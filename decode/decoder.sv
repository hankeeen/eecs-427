==> flow/design.v <==
module decoder(
    input logic [15:0] inst_i,
    input logic clk, 
    input logic rstn, 
    input logic Z_i, 
    input logic N_i, 
    input logic F_i,
    input logic scan_en_i, 
    input logic scan_i, 
    output logic scan_o, 
    output logic [15:0] r_dest_o, 
    output logic [15:0] r_src_o, 
    output logic rf_we_o,
    output logic [15:0] slave_we_o,
    output logic [3:0] alu_op_o, 
    output logic sub_o, 
    output logic [7:0] imm_o,
    output logic bcond_o, 
    output logic jcond_o,
    output logic dmem_we, 
    output logic alu_imm_o,
    output logic mov_o, 
    output logic lui_o, 
    output logic mem_o, 
    output logic alu_o, 
    output logic pc_o, 
    output logic shift_o, 
    output logic lsh_o, 
    output logic lshi_o 
); 
    localparam logic [15:0] NOP = 16'h0020;
    logic        Z_B, N, F; 
    logic [3:0]  r_dest_shift, r_src_shift; 
    logic [15:0] inst;
    logic        branch_flush;
    typedef enum logic unsigned [3:0] {
        ALU = 4'h0,  
        ANDI = 4'h1, 
        ORI = 4'h2,
        XORI = 4'h3,
        MEM = 4'h4,  
        ADDI = 4'h5, 
        SHIFT = 4'h8, 
        SUBI = 4'h9, 
        CMPI = 4'hb, 
        BCOND = 4'hc, 
        MOVI = 4'hd, 
        LUI = 4'hf 
    } opcode_e; 
    typedef enum logic unsigned [3:0] { 
        AND = 4'h1, 
        OR = 4'h2,
        XOR = 4'h3, 
        STOR = 4'h4, 
        ADD = 4'h5, 
        SUB = 4'h9, 
        CMP = 4'hb, 
        MOV = 4'hd,
        LOAD = 4'h0, 
        JAL = 4'h8, 
        JCOND = 4'hc  
    } op_ext_e; 
    typedef enum logic unsigned [3:0] {
        EQ = 4'h0,
        NE = 4'h1, 
        GT = 4'h6,  
        LE = 4'h7, 
        FS = 4'h8, 
        FC = 4'h9, 
        LT = 4'hc,
        GE = 4'hd 
    } branch_condition_e; 
    opcode_e opcode;
    op_ext_e op_ext;
    branch_condition_e branch_condition;
    always_ff @(posedge clk) begin 
        if(!rstn) begin 
            Z_B    <= 1;
            F    <= 0; 
            N    <= 0; 
            inst <= '0;  
        end else if(scan_en_i) begin
            Z_B    <= 1;
            F    <= 0; 
            N    <= 0;  
            inst <= {inst[14:0], scan_i};
        end else if (branch_flush) begin
            inst <= NOP;
        end else begin 
            Z_B    <= Z_i; 
            F    <= F_i; 
            N    <= N_i;
            inst <= inst_i[15:0];
        end 
    end 
    always_ff @(posedge clk) begin 
        if (!rstn) begin
            scan_o <= 1'b0; 
        end else begin 
            scan_o <= inst[15]; 
        end 
    end 
    logic [15:0] r_dest;
    logic [15:0] r_src;
    always_ff @(negedge clk) begin
        if (!rstn) begin
            slave_we_o <= 'd0;
        end else begin
            slave_we_o <= r_dest;
        end
    end
    always_comb begin  
        opcode = inst[15:12]; 
        r_dest_shift = inst[11:8]; 
        r_src_shift  = inst[3:0]; 
        branch_condition   = inst[11:8]; 
        op_ext = inst[7:4]; 
        imm_o    = inst[7:0]; 
        sub_o = 1'b0;
        alu_op_o = '0; 
        dmem_we = 1'b1; 
        rf_we_o = 1'b0;
        alu_imm_o = 1'b0;
        mov_o = 1'b0;
        lui_o = 1'b0;
        mem_o = 1'b0;
        alu_o = 1'b0;
        pc_o = 1'b0;
        shift_o = 1'b0;
        lsh_o = 1'b0;
        lshi_o = 1'b0;
        bcond_o = 1'b0; 
        jcond_o = 1'b0; 
        branch_flush = 1'b0;
        r_dest = 1'b1 << r_dest_shift;
        r_src = 1'b1 << r_src_shift;
        r_dest_o = r_dest;
        r_src_o = r_src; 
        case(opcode)
            ADDI: begin 
                alu_op_o = 4'b0001; 
                alu_imm_o = 1'b1; 
                alu_o = 1'b1;
                rf_we_o = 1'b1; 
                lui_o = 1'b1;                
            end 
            ANDI: begin 
                alu_op_o = 4'b0010; 
                alu_imm_o = 1'b1; 
                alu_o = 1'b1;
                rf_we_o = 1'b1; 
                lui_o = 1'b1;                
            end 
            ORI: begin 
                alu_op_o = 4'b0100; 
                alu_imm_o = 1'b1; 
                alu_o = 1'b1;
                rf_we_o = 1'b1; 
                lui_o = 1'b1;                
            end 
            XORI: begin 
                alu_op_o = 4'b1000; 
                alu_imm_o = 1'b1; 
                alu_o = 1'b1;
                rf_we_o = 1'b1; 
                lui_o = 1'b1;                
            end 
            SUBI: begin 
                alu_op_o = 4'b0001;                         
                sub_o = 1'b1; 
                alu_imm_o = 1'b1; 
                alu_o = 1'b1;
                rf_we_o = 1'b1; 
                lui_o = 1'b1;                
            end 
            CMPI: begin 
                alu_op_o = 4'b0001; 
                sub_o = 1'b1; 
                alu_imm_o = 1'b1; 
                alu_o = 1'b1;
                rf_we_o = 1'b0; 
                lui_o = 1'b1;                
            end
            ALU: begin
                alu_o = 1'b1; 
                rf_we_o = 1'b1; 
                case(op_ext)
                    ADD: begin 
                        alu_op_o = 4'b0001; 
                    end 
                    AND: begin 
                        alu_op_o = 4'b0010; 
                    end 
                    OR: begin 
                        alu_op_o = 4'b0100; 
                    end 
                    XOR: begin 
                        alu_op_o = 4'b1000; 
                    end 
                    SUB: begin 
                        alu_op_o = 4'b0001;                         
                        sub_o = 1'b1; 
                    end 
                    CMP: begin 
                        alu_op_o = 4'b0001; 
                        sub_o = 1'b1; 
                        rf_we_o = 1'b0; 
                    end
                    MOV: begin 
                        mov_o = 1'b1; 
                        alu_op_o = 4'b0001; 
                        alu_o = 1'b1; 
                        rf_we_o = 1'b1; 
                    end 
                    default: begin 
                    end 
                endcase
            end 
            SHIFT: begin
                shift_o = 1'b1;
                rf_we_o = 1'b1;
                casez(op_ext)
                    4'b0100: begin   
                        lsh_o = 1'b1;
                    end
                    4'b000?: begin   
                        lshi_o = 1'b1;
                    end
                    default: begin
                    end
                endcase
            end
            MOVI: begin 
                mov_o = 1'b1; 
                lui_o = 1'b1; 
                alu_imm_o = 1'b1; 
                alu_op_o = 4'b0001;
                alu_o = 1'b1;  
                rf_we_o = 1'b1;       
            end 
            LUI: begin 
                shift_o = 1'b1;
                lui_o = 1'b1; 
                rf_we_o = 1'b1; 
            end 
            MEM: begin 
                case(op_ext) 
                    LOAD: begin 
                        mem_o = 1'b1; 
                        rf_we_o = 1'b1;
                    end 
                    4'b0100: begin  
                        mem_o = 1'b1;  
                        rf_we_o = 1'b0; 
                        dmem_we = 1'b0; 
                    end 
                    JAL: begin 
                        rf_we_o = 1'b1; 
                        pc_o = 1'b1; 
                        jcond_o = 1'b1; 
                    end  
                    JCOND: begin
                        case(branch_condition)
                            EQ: begin 
                                jcond_o = (Z_B==0) ? 1'b1 : 1'b0; 
                            end 
                            NE: begin 
                                jcond_o = (Z_B==1) ? 1'b1 : 1'b0; 
                            end 
                            GE: begin 
                                jcond_o = (N==1 || Z_B==0) ? 1'b1 : 1'b0; 
                            end 
                            GT: begin 
                                jcond_o = (N==1) ? 1'b1 : 0; 
                            end   
                            LE: begin 
                                jcond_o = (N==0) ? 1'b1 : 1'b0; 
                            end 
                            FS: begin 
                                jcond_o = (F==1) ? 1'b1 : 1'b0; 
                            end 
                            FC: begin 
                                jcond_o = (F==0) ? 1'b1 : 1'b0; 
                            end 
                            LT: begin 
                                jcond_o = (N==0 && Z_B==1) ? 1'b1 : 1'b0; 
                            end 
                            default: begin 
                            end 
                        endcase
                    end 
                endcase
            end 
            BCOND: begin 
                case(branch_condition)
                    EQ: begin 
                        bcond_o = (Z_B==0) ? 1'b1 : 1'b0; 
                    end 
                    NE: begin 
                        bcond_o = (Z_B==1) ? 1'b1 : 1'b0; 
                    end 
                    GE: begin 
                        bcond_o = (N==1 || Z_B==0) ? 1'b1 : 1'b0; 
                    end
                    GT: begin 
                        bcond_o = (N==1) ? 1'b1 : 1'b0; 
                    end   
                    LE: begin 
                        bcond_o = (N==0) ? 1'b1 : 1'b0; 
                    end 
                    FS: begin 
                        bcond_o = (F==1) ? 1'b1 : 1'b0; 
                    end 
                    FC: begin 
                        bcond_o = (F==0) ? 1'b1 : 1'b0; 
                    end 
                    LT: begin 
                        bcond_o = (N==0 && Z_B==1) ? 1'b1 : 1'b0; 
                    end 
                    default: begin 
                    end  
                endcase
            end 
            default: begin 
            end  
        endcase 
        branch_flush = bcond_o | jcond_o;
    end 
endmodule
# Tool chain data of decoder
# What the tools print for decoder, step after step.
# Lines are those of the file above, counted from 1.
# Operators: Yosys type, input widths -> output width; for muxes data width and select width s.
setup:
  top: "decoder"
  clock: "clk"
  lib: "sky130hd"
  corner: "tt_025C_1v80"

# Elaborated design
# Source: Yosys, flattened and elaborated, memories not mapped. Widths are those after wreduce. Registers that Yosys merges into a memory's read port (data or address) are not register bits. Print and check cells do not count.
word_totals:
  register_bits: 36
  inputBits: 23
  wordCells: 97
op_classes:
  equal: 28
  shifts: 2
  muxes: 39
  n_logic: 4
  reduce_and_logical: 18
ops:
  columns: ["operator", "n"]
  rows:
  - ["$eq 4x4->1 const B", 15]
  - ["$shl 1x4->16 const A", 2]
  - ["$mux 16", 2]
  - ["$mux 1", 29]
  - ["$eq 4x3->1 const B", 6]
  - ["$reduce_or 8->1", 3]
  - ["$pmux 4 s5", 1]
  - ["$eq 4x2->1 const B", 4]
  - ["$pmux 4 s4", 1]
  - ["$pmux 1 s8", 2]
  - ["$reduce_or 2->1", 6]
  - ["$eq 4x1->1 const B", 3]
  - ["$logic_not 4->1", 3]
  - ["$reduce_or 4->1", 2]
  - ["$reduce_or 7->1", 1]
  - ["$pmux 1 s2", 3]
  - ["$not 1->1", 3]
  - ["$logic_not 3->1", 1]
  - ["$pmux 1 s3", 1]
  - ["$or 1x1->1", 1]
  - ["$logic_and 1x1->1", 1]
  - ["$logic_or 1x1->1", 1]

# Logic depth
# Longest topological path by Yosys (ltp), each cell counted once; first at word level (registers and memories cut), then after technology mapping (sequential cells cut; the memories' decode and read muxes count).
depth:
  ltp_word: 9
  ABC_AREA: 0
  depth_mapped: 8
  mapped_depth_nobuf: 5

# Synthesis result
# Source: synth_stat.txt of the flow (Yosys; design flattened, memories mapped). It holds for the ABC_AREA given above (unset counts as 0); a run with the other value may have another netlist.
mapped:
  mapped_cells: 256
  area_mm2: 0.0018856
  seqArea_mm2: 0.0007207
  ff_cells: 36
types:
  columns: ["cell", "n"]
  rows:
  - ["sky130_fd_sc_hd__dfxtp_1", 36]
  - ["sky130_fd_sc_hd__nor2_1", 40]
  - ["sky130_fd_sc_hd__nand2_1", 35]
  - ["sky130_fd_sc_hd__nand3_1", 22]
  - ["sky130_fd_sc_hd__nor3_1", 22]
  - ["sky130_fd_sc_hd__o21ai_2", 10]
  - ["sky130_fd_sc_hd__clkbuf_1", 19]
  - ["sky130_fd_sc_hd__nand2b_1", 11]
  - ["sky130_fd_sc_hd__a21oi_1", 10]
  - ["sky130_fd_sc_hd__nor4b_1", 4]
  - ["sky130_fd_sc_hd__mux2i_1", 3]
  - ["sky130_fd_sc_hd__o21ai_0", 6]
  - ["sky130_fd_sc_hd__buf_6", 2]
  - ["sky130_fd_sc_hd__nand3b_1", 3]
  - ["sky130_fd_sc_hd__nor4_1", 3]
  - ["sky130_fd_sc_hd__nor3b_1", 2]
  - ["sky130_fd_sc_hd__nor4b_2", 1]
  - ["sky130_fd_sc_hd__o31ai_1", 2]
# Other cell types: 21; their cells: 25.

# Below are 2 stored runs of the flow (Yosys, OpenROAD; platform sky130hd) on decoder, each with its settings and what was measured, unordered. Constraints: input delay and output delay 20% of the set period each, output load 0.01 pF.
# "achieved_clock_period_ns": clock period set for the run, less the worst setup slack. It is reckoned from that one timing run; input and output delays stay at 20% of the period that was set.
# "worst_path_allowed_less_slack_ns" is the time allowed to the run's worst setup path (the clock period less input and output delay, where it has them) less its slack. Clock arrival times count: a late capture clock shortens it, a late launch clock lengthens it.
# "fin_power_mw" is the tool's figure for a default switching activity; nothing was simulated.
runs:
  - name: "record 1"
    settings:
      period_ns: 2.07
      CORE_UTILIZATION: 38
      SETUP_SLACK_MARGIN: -0.1
      PLACE_DENSITY_LB_ADDON: 0.3
      CORE_MARGIN: 4
      ABC_AREA: 0
      GPL_ROUTABILITY_DRIVEN: 0
      CTS_CLUSTER_DIAMETER: 358
      CAP_MARGIN: 20
      SLEW_MARGIN: 20
    results:
      final_setup_ws_ns: -0.175
      achieved_clock_period_ns: 2.245
      fin_tns_ns: -2.886
      layout_stdcell_area_mm2: 0.0035021
      fin_power_mw: 1.921
      worst_path_allowed_less_slack_ns: 1.83
      worstPathKind: "register to output"
      design_die_area_mm2: 0.0061528
      synthesis_area_mm2: 0.0018856
  - name: "record 2"
    settings:
      period_ns: 4.87
      CAP_MARGIN: 20
      CORE_MARGIN: 2
      CORE_UTILIZATION: 40
      SLEW_MARGIN: 20
    results:
      synthesis_area_mm2: 0.0018856
      layout_stdcell_area_mm2: 0.0029728
      fin_power_mw: 0.7372
      design_die_area_mm2: 0.0052788
      final_setup_ws_ns: 0.260
      fin_tns_ns: 0.000
