==> flow/design.v <==
module pc #(
    parameter ADDR_WIDTH = 16,
    parameter OFFSET_WIDTH = 8
) (
    input   logic                       i_sys_clk,
    input   logic                       i_sys_rstn,
    input   logic                       i_scan_en,   
    input   logic                       i_scan_in,
    output  logic                       o_scan_out,
    input   logic                       i_stall,     
    input   logic                       i_is_branch,
    input   logic                       i_predict_taken,
    input   logic   [OFFSET_WIDTH-1:0]  i_disp,
    input   logic   [ADDR_WIDTH-1:0]    i_rf_addr_n,
    input   logic                       i_jcond,
    input   logic                       i_jal,
    input   logic                       i_mispredict,
    input   logic   [ADDR_WIDTH-1:0]    i_correct_pc,
    output  logic                       o_writeback_enable,
    output  logic   [ADDR_WIDTH-1:0]    o_writeback_data, 
    output  logic   [ADDR_WIDTH-1:0]    o_pc2imem
);
logic   [ADDR_WIDTH-1:0]    r_pc;
logic   [ADDR_WIDTH-1:0]    r_writeback_data;
logic                       r_writeback_enable;
logic   [ADDR_WIDTH-1:0]    r_pc_normal, r_pc_taken, r_pc_predict;
logic   [ADDR_WIDTH-1:0]    r_rf_addr;
assign r_pc_normal = r_pc + 1'b1;
assign r_pc_taken = r_pc + 1'b1 + {{OFFSET_WIDTH{i_disp[OFFSET_WIDTH-1]}}, i_disp};
assign r_rf_addr = ~i_rf_addr_n;
always_comb begin
    r_pc_predict = r_pc_normal;  
    if (i_is_branch | i_jcond) begin
        if (i_predict_taken)
        r_pc_predict = i_is_branch ? r_pc_taken : r_rf_addr; 
    end 
    else if (i_jal)
        r_pc_predict = r_rf_addr;
end
logic   [ADDR_WIDTH-1:0]    r_pc_next;
logic                       r_scan_out;
assign r_pc_next =  (i_mispredict)  ?   i_correct_pc    :
                    (i_stall)       ?   r_pc            :
                    r_pc_predict;
always_ff @(posedge i_sys_clk or negedge i_sys_rstn) begin
    if (!i_sys_rstn)
        r_pc <= 'd0;
    else if (i_scan_en)
        r_pc <= {r_pc[ADDR_WIDTH-2:0], i_scan_in};
    else 
        r_pc <= r_pc_next;
end
always_ff @(posedge i_sys_clk or negedge i_sys_rstn) begin
    if (!i_sys_rstn)
        r_scan_out <= 1'b0;
    else 
        r_scan_out <= r_pc[ADDR_WIDTH-1];
end
assign o_pc2imem = r_pc;
assign o_scan_out = r_scan_out;
always_ff @(posedge i_sys_clk or negedge i_sys_rstn) begin
    if (!i_sys_rstn) begin
        r_writeback_enable <= 1'b0;
        r_writeback_data <= 'd0;
    end else begin
        r_writeback_enable <= (!i_jcond & i_jal);
        if (i_jal & !i_jcond)
            r_writeback_data <= r_pc_next + 1'b1;
    end
end
assign o_writeback_enable = r_writeback_enable;
assign o_writeback_data = r_writeback_data;
endmodule
# == From RTL to reports: pc ==
# Tool output for the design above, in the order of the flow.
# Lines are those of the file above, counted from 1.
# Operators carry their Yosys type and port widths (W data, S select, Z words).
# Library cell names are shortened.
# Not given: --
# design
design,pc
clock,i_sys_clk
lib,sky130hd
lib_corner,tt_025C_1v80

# == Word-level counts ==
# Yosys after proc, flatten, opt, wreduce and memory -nomap, before mapping. Enables and synchronous resets that opt folds into registers are not counted as muxes. Memory bits, and registers merged into a memory's read port (data or address), are not among the register bits. Print and check cells are not counted. Equal cells are merged and count once.
# word_totals
regBits,34
output_inout_bits,34
wordCells,18
# op_classes
n_addsub,3
n_mux,7
bitwise,3
reduce_and_logical,1
# op_table
op,count
$mux W16,7
$add A16 B1 Y16 const B,2
$add A16 B16 Y16,1
$not A16 Y16,1
$and A1 B1 Y1,1
$or A1 B1 Y1,1
$logic_not A1 Y1,1

# == Depth ==
# Depth = most cells in a row (Yosys ltp): at word level without a register or memory, in the mapped netlist without a sequential cell, where the memories' decode and read muxes count.
# logic_depth
depth_word,8
abc_area,0
mapped_depth,15

# == Synthesis result ==
# Yosys stat after the flow's synthesis: flattened, memories mapped to cells. It holds for the ABC_AREA given above (unset counts as 0); a run with the other value may have another netlist.
# Totals and module areas in this step are rounded.
# mapped
cells,446
mapped_area_um2,3530
ffs,34
buffers,19
# types
cell_type,count
dfrtp_1,34
ha_1,20
o21ai_0,46
nand2_1,61
xnor2_1,21
a21oi_1,29
mux2i_1,11
nand3_1,16
mux2_2,7
a21o_1,10
nor2_1,20
inv_1,15
clkbuf_1,13
nand4_1,7
or3_1,7
xor2_1,5
and2_1,6
nand3b_1,5
# Not listed: further types 56, cells in them 113.

# == Worst setup path after synthesis ==
# Path of least setup slack by OpenSTA after synthesis, without wires, with an ideal clock, recovery checks aside; 20% of the period is set as input and as output delay. Where synthesis merged equal registers, the netlist keeps one of their names.
# synth_timing
kind,reg-to-reg
from,reg r_pc[0]
to,reg r_writeback_data[14]
clock_period_ns,4.1
arrival_time_ns,3.596
required_time_ns,4.031
setup_slack_ns,0.435
delay_ns,3.665
path_stages,16
n_path_buf,1
synth_period_reached_ns,3.665
# "delay_ns" = arrival - input delay + setup time.
# "path_stages": output pins that drive a net of the path, with the launching flip-flop's if there is one; two outputs of one cell count as two.
# "synth_period_reached_ns" = period - worst setup slack (recovery checks aside). The figure is calculated, with input and output delays left at 20% of the set period.
# The rows between start and end are the longest chain of elaborated cells between them; the timing report does not say that the signal goes this way. Where chains are equally long, one stands for them.
# Each line given opens the expression or statement behind the cell; cells for indexed reads and writes are added by Yosys, which also makes memories of some case tables.
# A register here has more assigning lines than the two given.
# synth_between
path_cell_list,dfrtp_1 ha_1 and3_1 nand3_1 xnor2_1 ha_1 clkbuf_1 a21o_1 nand3_1 o311ai_0 a211oi_1 o31ai_1 nor4b_1 nand4bb_1 or4_1 nand3_1
elab_chain_len,8
cone_cells,9
# synth_lines
item,line_no,rtl
"start, declared",23,logic   [ADDR_WIDTH-1:0]    r_pc;
"start, assigned",49,"r_pc <= {r_pc[ADDR_WIDTH-2:0], i_scan_in};"
"start, assigned",51,r_pc <= r_pc_next;
$add A16 B1 Y16,29,"assign r_pc_taken = r_pc + 1'b1 + {{OFFSET_WIDTH{i_disp[OFFSET_WIDTH-1]}}, i_disp};"
$add A16 B16 Y16,29,
$mux W16,35,r_pc_predict = i_is_branch ? r_pc_taken : r_rf_addr;
$mux W16,34,if (i_predict_taken)
$mux W16,33,if (i_is_branch | i_jcond) begin
$mux W16,43,(i_stall)       ?   r_pc            :
$mux W16,42,assign r_pc_next =  (i_mispredict)  ?   i_correct_pc    :
$add A16 B1 Y16,68,r_writeback_data <= r_pc_next + 1'b1;
"end, assigned",64,r_writeback_data <= 'd0;
"end, assigned",68,
"end, declared",24,logic   [ADDR_WIDTH-1:0]    r_writeback_data;

# == Path in the finished layout ==
# Path of least setup slack in the final report of record 1 (OpenROAD, finished layout, wires in). Where an end is a register, its clock arrival counts in the times.
# layout_timing
kind,reg-to-reg
from,reg r_pc[0]
to,reg r_writeback_data[14]
clock_period_ns,3.47
arrival_time_ns,3.69
required_time_ns,3.68
setup_slack_ns,-0.01
path_stages,18
n_path_buf,6
# The rows between start and end are the longest chain of elaborated cells between them; the timing report does not say that the signal goes this way. Where chains are equally long, one stands for them.
# A register here has more assigning lines than the two given.
# layout_between
path_cell_list,dfrtp_2 buf_4 nand4_1 buf_4 nor2_4 buf_4 buf_4 buf_4 nand4_1 xnor2_2 buf_4 ha_1 nand2_1 a211oi_2 o2111a_1 nor2_2 or4_1 nand3_1
elab_chain_len,8
cone_cells,9
# layout_lines
item,line_no,rtl
"start, declared",23,logic   [ADDR_WIDTH-1:0]    r_pc;
"start, assigned",49,"r_pc <= {r_pc[ADDR_WIDTH-2:0], i_scan_in};"
"start, assigned",51,r_pc <= r_pc_next;
$add A16 B1 Y16,29,"assign r_pc_taken = r_pc + 1'b1 + {{OFFSET_WIDTH{i_disp[OFFSET_WIDTH-1]}}, i_disp};"
$add A16 B16 Y16,29,
$mux W16,35,r_pc_predict = i_is_branch ? r_pc_taken : r_rf_addr;
$mux W16,34,if (i_predict_taken)
$mux W16,33,if (i_is_branch | i_jcond) begin
$mux W16,43,(i_stall)       ?   r_pc            :
$mux W16,42,assign r_pc_next =  (i_mispredict)  ?   i_correct_pc    :
$add A16 B1 Y16,68,r_writeback_data <= r_pc_next + 1'b1;
"end, assigned",64,r_writeback_data <= 'd0;
"end, assigned",68,
"end, declared",24,logic   [ADDR_WIDTH-1:0]    r_writeback_data;

# Stored flow runs of pc (2 of them; Yosys, OpenROAD, sky130hd). They differ in their settings and are not a sequence. Constraints: input delay and output delay 20% of the set period each, output load 0.01 pF.
# "clock_period_reached_ns" means the clock period less the worst setup slack. The figure is calculated, with input and output delays left at 20% of the set period.
# "worstPathTime_ns" is the time allowed to the run's worst setup path (the clock period less input and output delay, where it has them) less its slack. Clock arrival times count: a late capture clock shortens it, a late launch clock lengthens it.
# "power_total_uw": no workload was simulated; the value follows from the tool's default switching activity.
# Results are given in rounded form.
# Among the settings, . means not set for that run.
run name,period_ns,CORE_UTILIZATION,SETUP_SLACK_MARGIN,PLACE_DENSITY_LB_ADDON,HOLD_SLACK_MARGIN,CORE_MARGIN,GPL_TIMING_DRIVEN,CAP_MARGIN,SLEW_MARGIN,CORE_ASPECT_RATIO,CELL_PAD_IN_SITES_DETAIL_PLACEMENT,ABC_AREA,post_synth_area_um2,die_footprint_um2,post_route_util_pct,ws_setup_ns,power_total_uw,clock_period_reached_ns,worstPathTime_ns,path_kind
record 1,3.47,23,0.27,0.23,0.02,7,0,40,25,.,.,.,3530,19000,38.4,-0.014,2360,3.484,3.48,reg-to-reg
record 2,7.1,22,1.29,.,.,10,.,40,20,0.66,0,1,4210,25200,29.6,2.72,942,4.385,2.96,input-to-reg
