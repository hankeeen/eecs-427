==> flow/design.v <==
module controller(
    input logic clk, 
    input logic rst, 
    input logic Z_in, 
    input logic N_in, 
    input logic F_in, 
    input logic [15:0] inst_in, 
    output logic Z, 
    output logic N, 
    output logic F, 
    output logic [15:0] inst_out, 
    output logic [7:0] imm8
); 
    always_ff @(posedge clk) begin 
        if(rst) begin 
            Z <= 0;
            F <= 0; 
            N <= 0; 
            inst_out <= '0;  
            imm8 <= '0;    
        end else begin 
            Z <= Z_in; 
            F <= F_in; 
            N <= N_in;
            inst_out <= inst_in[15:0]; 
            imm8 <= inst_in[7:0];       
        end 
    end 
endmodule
# ---- From RTL to reports: controller
# Tool output for the design above, in the order of the flow.
# Line numbers count from 1 in the design file above.
# Cell names lack the library's common part.
# Not given: -
dict set report design {
  top {controller}
  clk_port {clk}
  library {sky130hd}
  pvt_corner {tt_025C_1v80}
}

# ---- Word level
# Yosys after proc, flatten, opt, wreduce and memory -nomap, before mapping. Enables and synchronous resets that opt folds into registers are not counted as muxes. Memory bits, and registers merged into a memory's read port (data or address), are not among the register bits. Print and check cells are not counted. Equal cells are merged and count once.
dict set report word_totals {
  register_bits 27
  latch_bits 0
  mem_bits_rw 0
  romBits 0
  clocked_rd_ports_x_width 0
  mem_count 0
  inputBits 21
  elab_cells 5
}
dict set report classes {
  addsub 0
  multipliers 0
  div_mod_pow 0
  compare 0
  eq_ne 0
  shift 0
  muxes 0
  bitwise 0
  reduce_and_logical 0
}

# ---- Logic depth
# Yosys ltp: most cells in a row. Word level: on the elaborated netlist, between registers, memories and ports. Mapped: between sequential cells and ports; inverters and the memories' decode and read muxes count.
dict set report logic_depth {
  word_depth 0
  abc_area 0
  depth_mapped 2
}

# ---- After synthesis
# Source: synth_stat.txt of the flow (Yosys; design flattened, memories mapped). It holds for the ABC_AREA given above (unset counts as 0); a run with the other value may have another netlist.
# Totals and module areas in this step are rounded.
dict set report mapped {
  cells 47
  area_mm2 0.000577
  seq_area_mm2 0.00038
  ffs 19
  buffers 9
}
# cell_type count type_area_um2
set types {}
lappend types {dfxtp_1 19 380.365}
lappend types {nor2b_1 11 68.816}
lappend types {buf_4 9 67.565}
lappend types {and2b_1 8 60.058}

# ---- Timing after synthesis
# OpenSTA on the mapped netlist: ideal clock, no wires. The path of least setup slack (recovery checks aside). Input and output delay are each 20% of the period. Register names are those of the netlist, which keeps one name where synthesis merged equal registers.
dict set report synth_path {
  kind {register -> output}
  from {register inst_out[0]}
  to {output inst_out[0]}
  period_ps 579
  out_delay_ps 116
  arrival_ps 485
  path_slack_ps -22
  delay_ps 485
  driving_pins 2
  period_less_setup_slack_ps 601
}
# "delay_ps" = arrival - input delay + setup time.
# A path that ends at an output port has no setup time.
# "driving_pins" counts driving pins, that of a launching flip-flop among them; a cell with two outputs on the path counts twice.
# "period_less_setup_slack_ps" is the clock period less the worst setup slack; recovery checks do not enter. This is arithmetic on one report: input and output delays are still those of the set period (20% each).
dict set report synth_via {
  cell_sequence {dfxtp_1 buf_4}
  elab_chain_cells 0
  cells_between 0
}
# item line
set synth_lines {}
lappend synth_lines {{start, declared} 11} ;# output logic [15:0] inst_out,
lappend synth_lines {{start, assigned} 19} ;# inst_out <= '0;
lappend synth_lines {{start, assigned} 25} ;# inst_out <= inst_in[15:0];
lappend synth_lines {{end, declared} 11}

# ---- Worst path after layout
# From the final timing report of flow run 1: the path of least setup slack in the routed layout; clock arrival at registers is part of the times.
# The report prints the path's times to 10 ps; the period is as set.
dict set report layout_path {
  kind {register -> output}
  from {register (no name shown)}
  to {output imm8[2]}
  period_ps 368
  out_delay_ps 70
  arrival_ps 740
  path_slack_ps -440
  driving_pins 2
}
dict set report layout_via {
  cell_sequence {dfxtp_2 buf_2}
}
# item line
set layout_lines {}
lappend layout_lines {{end, declared} 12} ;# output logic [7:0] imm8
# No chain of elaborated cells between the ends is given.

# Below are 2 stored runs of the flow (Yosys, OpenROAD; platform sky130hd) on controller, each with its settings and what was measured, unordered. Constraints: input delay and output delay 20% of the set period each, output load 0.01 pF.
# "achievedPeriod_ps": clock period set for the run, less the worst setup slack. It is reckoned from that one timing run; input and output delays stay at 20% of the period that was set.
# By "worst_path_time_ps" is meant the share of the clock period that the worst setup path is allowed (20% is reserved at inputs, 20% at outputs), minus its slack. Clock arrival times at its registers enter into it.
# "power.total_uw": no workload was simulated; the value follows from the tool's default switching activity.
# "worst_path_time_ps" is known to 10 ps.
# Values from the reports are rounded here.
run="flow run 1" settings period_ns=0.368 CAP_MARGIN=20 CORE_MARGIN=2 CORE_UTILIZATION=40 SLEW_MARGIN=20
run="flow run 1" results setup_ws_ps=-444 setupTns_ps=-11700 finish.stdcell_area_mm2=0.00101 utilization_pct=76.7 ws_hold_ps=105 worst_path_time_ps=740 worst_path_kind="register -> output" power.total_uw=3820 synth_area_mm2=0.000577 achievedPeriod_ps=812 total_die_area_mm2=0.00176
run="flow run 2" settings period_ns=0.987 CORE_UTILIZATION=31 SETUP_SLACK_MARGIN=0.03 HOLD_SLACK_MARGIN=-0.03 TNS_END_PERCENT=50 CAP_MARGIN=20 CORE_MARGIN=2 SLEW_MARGIN=20
run="flow run 2" results setup_ws_ps=49 setupTns_ps=0 finish.stdcell_area_mm2=0.000988 utilization_pct=56.6 ws_hold_ps=451 worst_path_time_ps=740 worst_path_kind="register -> output" power.total_uw=1420 synth_area_mm2=0.000577 achievedPeriod_ps=938 total_die_area_mm2=0.00222
